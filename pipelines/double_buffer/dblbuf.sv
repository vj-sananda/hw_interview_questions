==> flow/design.v <==
package llfifo_pkg;
  localparam int ID_N  = 4;
  localparam int PTR_N = 255;
  localparam int PTR_W  = $clog2(PTR_N);
  typedef logic [$clog2(ID_N)-1:0] id_t;
  typedef logic [ID_N-1:0] id_d_t;
  typedef logic [PTR_W-1:0] ptr_t;
  typedef logic [PTR_N-1:1] ptr_d_t;
  typedef logic [ID_N-1:0] empty_t;
  typedef logic [31:0]     word_t;
  typedef logic [$clog2(PTR_N)-1:0] cnt_t;
  typedef struct packed {
    ptr_t [PTR_W-1:1] p;
  } ptr_table_t;
  typedef struct packed {
    logic        valid;
    ptr_t        head;
    ptr_t        tail;
    cnt_t        cnt;
  } queue_t;
  typedef struct packed {
    queue_t [PTR_N-1:0] q;
  } queue_table_t;
  typedef struct packed {
    logic        valid;
    logic        push;
    id_t         id;
    ptr_t        ptr;
    queue_t      q;
  } cmd_t;
endpackage  
module dblbuf #(parameter int W = 32) (
     input                                        clk
   , input                                        rst
   , input                                        A__in_vld
   , input        [W-1:0]                         A__in_w
   , output logic                                 B__out_vld_r
   , output logic [W-1:0]                         B__out_r
   , input                                        B__stall
   , output logic                                 A__stall_r
);
  typedef logic [W-1:0]       buffer_t;
  buffer_t [1:0]                             buffer_r;
  buffer_t [1:0]                             buffer_w;
  logic    [1:0]                             buffer_en;
  logic [1:0]                                buffer_vld_r;
  logic [1:0]                                buffer_vld_w;
  always_comb
    begin : cntrl_PROC
      buffer_en [0]  = (A__in_vld | buffer_vld_r [1]) & (~B__stall);
      buffer_en [1]  =  A__in_vld & buffer_vld_r [0]  &   B__stall;
      buffer_w [0]   = buffer_vld_r [1] ? buffer_r [1] : A__in_w;
      buffer_w [1]   = A__in_w;
      casez ({buffer_vld_r, A__in_vld, B__stall})
        4'b00_1?: buffer_vld_w [0]  = 'b1;
        4'b01_00: buffer_vld_w [0]  = 'b0;
        default:  buffer_vld_w [0]  = buffer_vld_r [0];
      endcase
      casez ({buffer_vld_r, A__in_vld, B__stall})
        4'b01_11: buffer_vld_w [1]  = 'b1;
        4'b11_?0: buffer_vld_w [1]  = 'b0;
        default:  buffer_vld_w [1]  = buffer_vld_r [1];
      endcase
      A__stall_r    = buffer_vld_r [1];
      B__out_vld_r  = buffer_vld_r [0];
      B__out_r      = buffer_r [0];
    end  
  always_ff @(posedge clk)
    if (rst)
      buffer_vld_r <= 'b0;
    else
      buffer_vld_r <= buffer_vld_w;
  always_ff @(posedge clk)
    for (int i = 0; i < 2; i++)
      if (buffer_en [i])
        buffer_r [i] <= buffer_w [i];
endmodule  
# ---- Step by step through the tools: dblbuf
# What the tools print for dblbuf, step after step.
# Lines are those of the file above, counted from 1.
# Operators carry their Yosys type and port widths (W data, S select, Z words).
# Library cell names are shortened.
# A cell with - has no value.
dict set report setup {
  top {dblbuf}
  clock {clk}
  cell_library {sky130hd}
  pvt_corner {tt_025C_1v80}
}

# ---- Word-level counts
# Yosys after proc, flatten, opt, wreduce and memory -nomap, before mapping. Memory bits, and registers merged into a memory's read port (data or address), are not among the register bits. Print and check cells are not counted. Equal cells are merged and count once.
dict set report op_classes {
  mux 3
  bitwise 5
  n_reduce_logical 2
  eq_ne 4
}
# cell n
set op_table {}
lappend op_table {{$mux W32} 1}
lappend op_table {{$eq A4 B3 Y1 const B} 2}
lappend op_table {{$reduce_bool A2 Y1} 2}
lappend op_table {{$pmux W1 S2} 2}
lappend op_table {{$and A1 B1 Y1} 3}
lappend op_table {{$eq A3 B1 Y1 const B} 1}
lappend op_table {{$eq A3 B3 Y1 const B} 1}
lappend op_table {{$or A1 B1 Y1} 1}
lappend op_table {{$not A1 Y1} 1}
dict set report word_totals {
  elab_cells 18
  reg_bits 66
  output_inout_bits 34
}

# ---- Depth
# Yosys ltp: most cells in a row. Word level: on the elaborated netlist, between registers, memories and ports. Mapped: between sequential cells and ports; inverters and the memories' decode and read muxes count.
dict set report depth {
  ltp_word 2
  ABC_AREA 1
  ltp_mapped 5
}

# ---- After synthesis
# Source: synth_stat.txt of the flow (Yosys; design flattened, memories mapped). It holds for the ABC_AREA given above (unset counts as 0); a run with the other value may have another netlist.
# Totals and module areas in this step are rounded.
# type n
set types {}
lappend types {edfxtp_1 64}
lappend types {nand2_1 100}
lappend types {buf_4 35}
lappend types {buf_6 4}
lappend types {dfxtp_1 2}
lappend types {a21oi_4 1}
lappend types {inv_8 1}
lappend types {nor2_1 3}
lappend types {inv_1 2}
lappend types {a21oi_1 1}
lappend types {o21ai_0 1}
dict set report mapped {
  ffs 66
  mapped_area_mm2 0.002701
  mapped_cells 214
  n_buf 39
}

# ---- Path before layout
# OpenSTA on the mapped netlist: ideal clock, no wires. The path of least setup slack (recovery checks aside). Input and output delay are each 20% of the period. Register names are those of the netlist, which keeps one name where synthesis merged equal registers.
dict set report synth_path {
  path_type {input to register}
  from {input A__in_vld}
  to {register buffer_r}
  path_delay_ps 1890
  t_required_ps 2469
  setup_time_ps 421
  path_buffers 0
  launch_ps 578
  clock_period_ps 2890
  slack_ps 422
  stages 2
  arrival_ps 2047
  synth_period_reached_ps 2468
}
# "path_delay_ps" is the arrival time less input delay plus setup time.
# "stages" counts driving pins, that of a launching flip-flop among them; a cell with two outputs on the path counts twice.
# "synth_period_reached_ps" = period - worst setup slack (recovery checks aside). The figure is calculated, with input and output delays left at 20% of the set period.
# Where an end lacks its bit number, it is one bit of the signal, or one of the new flip-flops if synthesis recoded a state register.
# The rows between start and end are the longest chain of elaborated cells between them; the timing report does not say that the signal goes this way. Where chains are equally long, one stands for them.
# Each line given opens the expression or statement behind the cell; cells for indexed reads and writes are added by Yosys, which also makes memories of some case tables.
dict set report synth_via {
  cell_sequence {nand2_1 nor2_1}
  elab_chain_cells 2
  cells_between 2
}
# element line
set synth_lines {}
lappend synth_lines {{start: declaration} 35} ;# , input                                        A__in_vld
lappend synth_lines {{$and A1 B1 Y1 x2} 51} ;# buffer_en [1]  =  A__in_vld & buffer_vld_r [0]  &   B__stall;
lappend synth_lines {{end: declaration} 43} ;# buffer_t [1:0]                             buffer_r;

# ---- Path in the finished layout
# Path of least setup slack in the final report of stored run 1 (OpenROAD, finished layout, wires in). Where an end is a register, its clock arrival counts in the times.
# The path's times are printed in steps of 10 ps; the period is the one set.
dict set report layout_path {
  path_type {register to output}
  from {register buffer_r}
  to {output B__out_r[0]}
  output_delay_ps 330
  t_required_ps 1320
  slack_ps 60
  stages 2
  clock_period_ps 1650
  path_buffers 1
  arrival_ps 1260
  launch_ps 320
}
# Where an end lacks its bit number, it is one bit of the signal, or one of the new flip-flops if synthesis recoded a state register.
dict set report layout_via {
  cell_sequence {edfxtp_1 clkdlybuf4s50_1}
  elab_chain_cells 0
  cells_between 0
}
# element line
set layout_lines {}
lappend layout_lines {{start: declaration} 43} ;# buffer_t [1:0]                             buffer_r;
lappend layout_lines {{start: assignment} 76} ;# buffer_r [i] <= buffer_w [i];
lappend layout_lines {{end: declaration} 38} ;# , output logic [W-1:0]                         B__out_r

# Measured results for dblbuf: 2 stored runs of the Yosys and OpenROAD flow on sky130hd. The settings differ; the order carries no meaning. The constraints put input and output delay at 20% of the set period each and load the outputs with 0.01 pF.
# "achievedPeriod_ps" is the run's clock period less its worst setup slack. It is reckoned from that one timing run; input and output delays stay at 20% of the period that was set.
# "worst_path_ps" is the time allowed to the run's worst setup path (the clock period less input and output delay, where it has them) less its slack. Clock arrival times count: a late capture clock shortens it, a late launch clock lengthens it.
# "fin_power_uw" rests on the timing tool's default activity at the inputs, not on a simulated workload.
# "worst_path_ps" is given in steps of 10 ps.
# Results are given in rounded form.
run="stored run 1" settings period_ns=1.65 CORE_UTILIZATION=39 PLACE_DENSITY_LB_ADDON=0.22 CORE_ASPECT_RATIO=1.5 CORE_MARGIN=7 CELL_PAD_IN_SITES_DETAIL_PLACEMENT=2 TNS_END_PERCENT=100 ABC_AREA=1 GPL_TIMING_DRIVEN=1 GPL_ROUTABILITY_DRIVEN=1 CAP_MARGIN=10 MIN_ROUTING_LAYER="met1" SLEW_MARGIN=20
run="stored run 1" results layout_stdcell_area_mm2=0.003452 total_die_area_mm2=0.009501 synthesis_area_mm2=0.002701 post_route_util_pct=51.1 fin_power_uw=3451 setupTns_ps=0 worst_hold_slack_ps=531 worst_path_ps=1260 critical_path_kind="register to output" setup_worst_slack_ps=56 achievedPeriod_ps=1594
run="stored run 2" settings period_ns=2.45 CORE_UTILIZATION=35 PLACE_DENSITY=0.43 HOLD_SLACK_MARGIN=0.1 CORE_ASPECT_RATIO=1.4 CTS_CLUSTER_SIZE=26 CAP_MARGIN=10 CORE_MARGIN=2 SLEW_MARGIN=20
run="stored run 2" results layout_stdcell_area_mm2=0.003515 total_die_area_mm2=0.008694 synthesis_area_mm2=0.002784 post_route_util_pct=45.4 fin_power_uw=2392 setupTns_ps=0 worst_hold_slack_ps=548 worst_path_ps=1250 critical_path_kind="register to output" setup_worst_slack_ps=708 achievedPeriod_ps=1742
