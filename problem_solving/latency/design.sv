==> flow/design.v <==
package llfifo_pkg;
  localparam int ID_N  = 4;
  localparam int PTR_N = 255;
  localparam int PTR_W  = $clog2(PTR_N);
  typedef logic [$clog2(ID_N)-1:0] id_t;
  typedef logic [ID_N-1:0] id_d_t;
  typedef logic [PTR_W-1:0] ptr_t;
  typedef logic [PTR_N-1:1] ptr_d_t;
  typedef logic [ID_N-1:0] empty_t;
  typedef logic [31:0]     word_t;
  typedef logic [$clog2(PTR_N)-1:0] cnt_t;
  typedef struct packed {
    ptr_t [PTR_W-1:1] p;
  } ptr_table_t;
  typedef struct packed {
    logic        valid;
    ptr_t        head;
    ptr_t        tail;
    cnt_t        cnt;
  } queue_t;
  typedef struct packed {
    queue_t [PTR_N-1:0] q;
  } queue_table_t;
  typedef struct packed {
    logic        valid;
    logic        push;
    id_t         id;
    ptr_t        ptr;
    queue_t      q;
  } cmd_t;
endpackage  
module latency #(parameter int W = 32)
(
     input                                   clk
   , input                                   rst
   , input                                   issue
   , input                                   clear
   , input                                   retire
   , output logic   [W-1:0]                  issue_cnt_r
   , output logic   [W-1:0]                  aggregate_cnt_r
);
  typedef logic [W-1:0]                 w_t;
  w_t                                   issue_cnt_r;
  w_t                                   issue_cnt_w;
  logic                                 issue_cnt_en;
  w_t                                   pending_cnt_r;
  w_t                                   pending_cnt_w;
  logic                                 pending_cnt_en;
  w_t                                   aggregate_cnt_r;
  w_t                                   aggregate_cnt_w;
  logic                                 aggregate_cnt_en;
  logic                                 in_flight;
  always_comb
    begin : cnt_PROC
      casez ({clear, issue, retire})
        4'b1_?_?: pending_cnt_w  = 'b0;
        4'b0_1_0: pending_cnt_w  = pending_cnt_r + 'b1;
        4'b0_0_1: pending_cnt_w  = pending_cnt_r - 'b1;
        default:    pending_cnt_w  = pending_cnt_r;
      endcase  
      pending_cnt_en  = ( clear | issue | retire);
      in_flight       = (|pending_cnt_w);
      casez ({clear, issue})
        3'b0_1_?: issue_cnt_w  = 'b0;
        3'b0_0_1: issue_cnt_w  = issue_cnt_r + 'b1;
        default:  issue_cnt_w  = issue_cnt_r;
      endcase  
      issue_cnt_en  = (rst | clear | issue);
      casez ({clear})
        2'b0_1:  aggregate_cnt_w  = 'b0;
        default: aggregate_cnt_w  = aggregate_cnt_r + pending_cnt_w;
      endcase  
      aggregate_cnt_en = ( clear | in_flight);
    end  
  always_ff @(posedge clk or posedge rst)
    if (rst)
      issue_cnt_r <= 0;
  else
    if (issue_cnt_en)
      issue_cnt_r <= issue_cnt_w;
  always_ff @(posedge clk or posedge rst)
    if (rst)
      aggregate_cnt_r <= 0;
  else
    if (aggregate_cnt_en)
      aggregate_cnt_r <= aggregate_cnt_w;
  always_ff @(posedge clk or posedge rst)
    if (rst)
      pending_cnt_r <= 0;
  else
    if (pending_cnt_en)
      pending_cnt_r <= pending_cnt_w;
endmodule  
# Reports on latency
# What the tools print for latency, step after step.
# Line numbers count from 1 in the design file above.
# Operators: Yosys type, input widths -> output width; for muxes data width and select width s.
# Not given: --
dict set report design {
  top {latency}
  clock {clk}
  library {sky130hd}
  corner {tt_025C_1v80}
}

# Elaborated design
# Source: Yosys, flattened and elaborated, memories not mapped. Widths are those after wreduce. Registers that Yosys merges into a memory's read port (data or address) are not register bits. Print and check cells do not count. Equal cells are merged and count once.
dict set report word_totals {
  ff_bits 96
  output_inout_bits 64
  input_bits 5
}
dict set report op_classes {
  n_reduce_logical 3
  mux 3
  eq_ne 3
  addsub 4
  bitwise 5
}
# operator n
set op_table {}
lappend op_table {{$pmux 32 s3} 1}
lappend op_table {{$add 32x1->32 const B} 2}
lappend op_table {{$pmux 32 s2} 1}
lappend op_table {{$sub 32x1->32 const B} 1}
lappend op_table {{$add 32x32->32} 1}
lappend op_table {{$reduce_or 32->1} 1}
lappend op_table {{$mux 32} 1}
lappend op_table {{$or 1x1->1} 5}
lappend op_table {{$eq 3x1->1 const B} 1}
lappend op_table {{$eq 3x2->1 const B} 1}
lappend op_table {{$eq 2x1->1 const B} 1}
lappend op_table {{$reduce_and 2->1} 1}
lappend op_table {{$reduce_bool 2->1} 1}

# Logic depth
# Depth = most cells in a row (Yosys ltp): at word level without a register or memory, in the mapped netlist without a sequential cell, where the memories' decode and read muxes count.
dict set report logic_depth {
  word_depth 4
  abc_area 0
  mapped_depth 27
  ltp_nobuf 24
}

# After synthesis
# Yosys stat after the flow's synthesis: flattened, memories mapped to cells. It holds for the ABC_AREA given above (unset counts as 0); a run with the other value may have another netlist.
dict set report mapped {
  seq_area_um2 2402.3
  ff_cells 96
  buffers 36
  stdcells 912
  area_um2 7742.4
}
# cell_type n
set by_type {}
lappend by_type {sky130_fd_sc_hd__dfrtp_1 96}
lappend by_type {sky130_fd_sc_hd__ha_1 66}
lappend by_type {sky130_fd_sc_hd__nand2_1 103}
lappend by_type {sky130_fd_sc_hd__a21oi_1 76}
lappend by_type {sky130_fd_sc_hd__nor2_1 91}
lappend by_type {sky130_fd_sc_hd__o21ai_0 66}
lappend by_type {sky130_fd_sc_hd__xnor2_1 36}
lappend by_type {sky130_fd_sc_hd__xor2_1 33}
lappend by_type {sky130_fd_sc_hd__mux2_4 19}
lappend by_type {sky130_fd_sc_hd__a21o_1 23}
lappend by_type {sky130_fd_sc_hd__nand3_1 30}
lappend by_type {sky130_fd_sc_hd__nor3_1 28}
lappend by_type {sky130_fd_sc_hd__nand4_1 21}
lappend by_type {sky130_fd_sc_hd__a211oi_1 12}
lappend by_type {sky130_fd_sc_hd__clkbuf_1 24}
lappend by_type {sky130_fd_sc_hd__inv_1 21}
lappend by_type {sky130_fd_sc_hd__or3_1 10}
lappend by_type {sky130_fd_sc_hd__a32o_1 6}
# Not listed: further types 56, cells in them 151.

# Worst setup path after synthesis
# Source: OpenSTA report_checks on the synthesized netlist (no wires, ideal clock, input and output delay 20% of the period each), path of least setup slack; recovery checks are left aside. Register names are those of the netlist, which keeps one name where synthesis merged equal registers.
dict set report synth_timing {
  path_kind {input port to flip-flop}
  start {input clear}
  end {register aggregate_cnt_r[31]}
  t_required_ps 7494
  t_first_pin_ps 1524
  path_stages 25
  clock_period_ps 7620
  slack_ps 400
  t_arrival_ps 7094
  path_delay_ps 5696
  in_delay_ps 1524
  synth_period_reached_ps 7220
}
# "path_delay_ps" is the arrival time less input delay plus setup time.
# "path_stages": output pins that drive a net of the path, with the launching flip-flop's if there is one; two outputs of one cell count as two.
# "synth_period_reached_ps" = period - worst setup slack (recovery checks aside). The figure is calculated, with input and output delays left at 20% of the set period.
# The rows between start and end are the longest chain of elaborated cells between them; the timing report does not say that the signal goes this way. Where chains are equally long, one stands for them.
# Each line given opens the expression or statement behind the cell; cells for indexed reads and writes are added by Yosys, which also makes memories of some case tables.
dict set report synth_via {
  cell_sequence {sky130_fd_sc_hd__inv_1 sky130_fd_sc_hd__clkbuf_1 sky130_fd_sc_hd__clkbuf_1 sky130_fd_sc_hd__nand2_1 sky130_fd_sc_hd__inv_1 sky130_fd_sc_hd__ha_1 sky130_fd_sc_hd__clkbuf_1 sky130_fd_sc_hd__a21o_1 sky130_fd_sc_hd__and3_1 sky130_fd_sc_hd__or2_2 sky130_fd_sc_hd__o21ai_0 sky130_fd_sc_hd__or3b_2 sky130_fd_sc_hd__a21boi_0 sky130_fd_sc_hd__xor2_1 sky130_fd_sc_hd__o21ai_0 sky130_fd_sc_hd__ha_1 sky130_fd_sc_hd__o211ai_1 sky130_fd_sc_hd__o21ai_0 sky130_fd_sc_hd__a31oi_1 sky130_fd_sc_hd__o21ai_0 sky130_fd_sc_hd__a41oi_1 sky130_fd_sc_hd__a21boi_0 sky130_fd_sc_hd__nor2_1 sky130_fd_sc_hd__a41o_1 sky130_fd_sc_hd__a221o_1}
  elab_chain_len 4
  cells_between 7
}
# element line_no
set synth_rtl {}
lappend synth_rtl {{start: declaration} 37} ;# , input                                   clear
lappend synth_rtl {{$eq 3x1->1} 55} ;# casez ({clear, issue, retire})
lappend synth_rtl {{$pmux 32 s3} 55}
lappend synth_rtl {{$add 32x32->32} 71} ;# default: aggregate_cnt_w  = aggregate_cnt_r + pending_cnt_w;
lappend synth_rtl {{$mux 32} 69} ;# casez ({clear})
lappend synth_rtl {{end: assignment} 83} ;# aggregate_cnt_r <= 0;
lappend synth_rtl {{end: assignment} 86} ;# aggregate_cnt_r <= aggregate_cnt_w;
lappend synth_rtl {{end: declaration} 40} ;# , output logic   [W-1:0]                  aggregate_cnt_r
# Nets of the timed path that keep an RTL name, with a line that drives or declares them; the list need not be complete.
# signal line_no
set synth_nets {}
lappend synth_nets {pending_cnt_w[22] 55}

# Worst path after layout
# From the final timing report of job 1: the path of least setup slack in the routed layout; clock arrival at registers is part of the times.
# The path's times are printed in steps of 10 ps; the period is the one set.
dict set report layout_timing {
  path_kind {input port to flip-flop}
  start {input issue}
  end {register aggregate_cnt_r[9]}
  t_required_ps 12240
  slack_ps 3280
  clock_period_ps 12000
  in_delay_ps 2400
  t_arrival_ps 8960
  t_first_pin_ps 2400
  path_stages 18
}
# The rows between start and end are the longest chain of elaborated cells between them; the timing report does not say that the signal goes this way. Where chains are equally long, one stands for them.
dict set report layout_via {
  cell_sequence {sky130_fd_sc_hd__clkdlybuf4s50_1 sky130_fd_sc_hd__nor2b_1 sky130_fd_sc_hd__nand2_1 sky130_fd_sc_hd__inv_1 sky130_fd_sc_hd__buf_4 sky130_fd_sc_hd__ha_1 sky130_fd_sc_hd__and2b_1 sky130_fd_sc_hd__o211ai_1 sky130_fd_sc_hd__a211oi_1 sky130_fd_sc_hd__o21ai_0 sky130_fd_sc_hd__a32o_1 sky130_fd_sc_hd__or4_1 sky130_fd_sc_hd__or4_1 sky130_fd_sc_hd__or4_1 sky130_fd_sc_hd__nor4b_2 sky130_fd_sc_hd__nand4b_1 sky130_fd_sc_hd__nand2b_4 sky130_fd_sc_hd__mux2_4}
  elab_chain_len 4
  cells_between 7
}
# element line_no
set layout_rtl {}
lappend layout_rtl {{start: declaration} 36} ;# , input                                   issue
lappend layout_rtl {{$eq 3x1->1} 55} ;# casez ({clear, issue, retire})
lappend layout_rtl {{$pmux 32 s3} 55}
lappend layout_rtl {{$reduce_or 32->1} 62} ;# in_flight       = (|pending_cnt_w);
lappend layout_rtl {{$or 1x1->1} 73} ;# aggregate_cnt_en = ( clear | in_flight);
lappend layout_rtl {{end: assignment} 83} ;# aggregate_cnt_r <= 0;
lappend layout_rtl {{end: assignment} 86} ;# aggregate_cnt_r <= aggregate_cnt_w;
lappend layout_rtl {{end: declaration} 40} ;# , output logic   [W-1:0]                  aggregate_cnt_r
# Nets of the timed path that keep an RTL name, with a line that drives or declares them; the list need not be complete.
# signal line_no
set layout_nets {}
lappend layout_nets {pending_cnt_w[10] 55}

# Flow runs of latency

Flow measurements of latency on sky130hd: 2 stored runs with different settings, listed in no order. Input and output delays are each 20% of the period that was set; the output load is 0.01 pF.
"timing.achieved_period_ps": clock period set for the run, less the worst setup slack. It is reckoned from that one timing run; input and output delays stay at 20% of the period that was set.
"worstPathTime_ps" means the part of the period allowed to the worst setup path (the constraints hold back 20% at inputs and 20% at outputs) less its slack; where the path has registers, the arrival times of their clocks count too.
"worstPathTime_ps" is given in steps of 10 ps.

[flow] job 1: files
==> flow/run.sh <==
#!/bin/bash
# the make line also repeats the synthesis and layout settings of config.mk as NAME=value (left out here)
make -C /OpenROAD-flow-scripts/flow DESIGN_CONFIG=/design/flow/config.mk WORK_HOME=/design/flow/orfs CLKGATE_MAP_FILE= finish
==> flow/config.mk <==
export PLATFORM = sky130hd
export DESIGN_NAME = latency
export DESIGN_NICKNAME = latency
export VERILOG_FILES = /design/flow/design.v
export SDC_FILE = /design/flow/constraint.sdc
export NUM_CORES = 4
export LEC_CHECK = 0
export CAP_MARGIN = 20
export CORE_MARGIN = 2
export CORE_UTILIZATION = 40
export SLEW_MARGIN = 20
==> flow/constraint.sdc <==
create_clock -name core_clock -period 12.0 [get_ports {clk}]
set_input_delay 2.4000 -clock core_clock [delete_from_list [all_inputs] [get_ports {clk}]]
set_output_delay 2.4000 -clock core_clock [all_outputs]
set_load 0.01 [all_outputs]

[flow] job 1: metrics
[metrics] synth_chip_area_um2 = 7742.4
[metrics] die_um2 = 20484.8
[metrics] utilization_pct = 47.4
[metrics] fin_ws_ps = 3281
[metrics] tns_ps = 0
[metrics] hold_worst_slack_ps = 515
[metrics] timing.achieved_period_ps = 8719
[metrics] worstPathTime_ps = 6320
[metrics] path_kind = input port to flip-flop

[flow] job 2: files
==> flow/run.sh <==
#!/bin/bash
# the make line also repeats the synthesis and layout settings of config.mk as NAME=value (left out here)
make -C /OpenROAD-flow-scripts/flow DESIGN_CONFIG=/design/flow/config.mk WORK_HOME=/design/flow/orfs CLKGATE_MAP_FILE= finish
==> flow/config.mk <==
export PLATFORM = sky130hd
export DESIGN_NAME = latency
export DESIGN_NICKNAME = latency
export VERILOG_FILES = /design/flow/design.v
export SDC_FILE = /design/flow/constraint.sdc
export NUM_CORES = 4
export LEC_CHECK = 0
export CAP_MARGIN = 20
export CELL_PAD_IN_SITES_GLOBAL_PLACEMENT = 2
export CORE_ASPECT_RATIO = 1.65
export CORE_MARGIN = 2
export CORE_UTILIZATION = 64
export GPL_ROUTABILITY_DRIVEN = 0
export GPL_TIMING_DRIVEN = 1
export HOLD_SLACK_MARGIN = 0.23
export MAX_ROUTING_LAYER = met4
export MIN_ROUTING_LAYER = met2
export PLACE_DENSITY = 0.93
export SLEW_MARGIN = 10
==> flow/constraint.sdc <==
create_clock -name core_clock -period 7.99 [get_ports {clk}]
set_input_delay 1.5980 -clock core_clock [delete_from_list [all_inputs] [get_ports {clk}]]
set_output_delay 1.5980 -clock core_clock [all_outputs]
set_load 0.01 [all_outputs]

[flow] job 2: no final report: placement broke off with GPL-0301
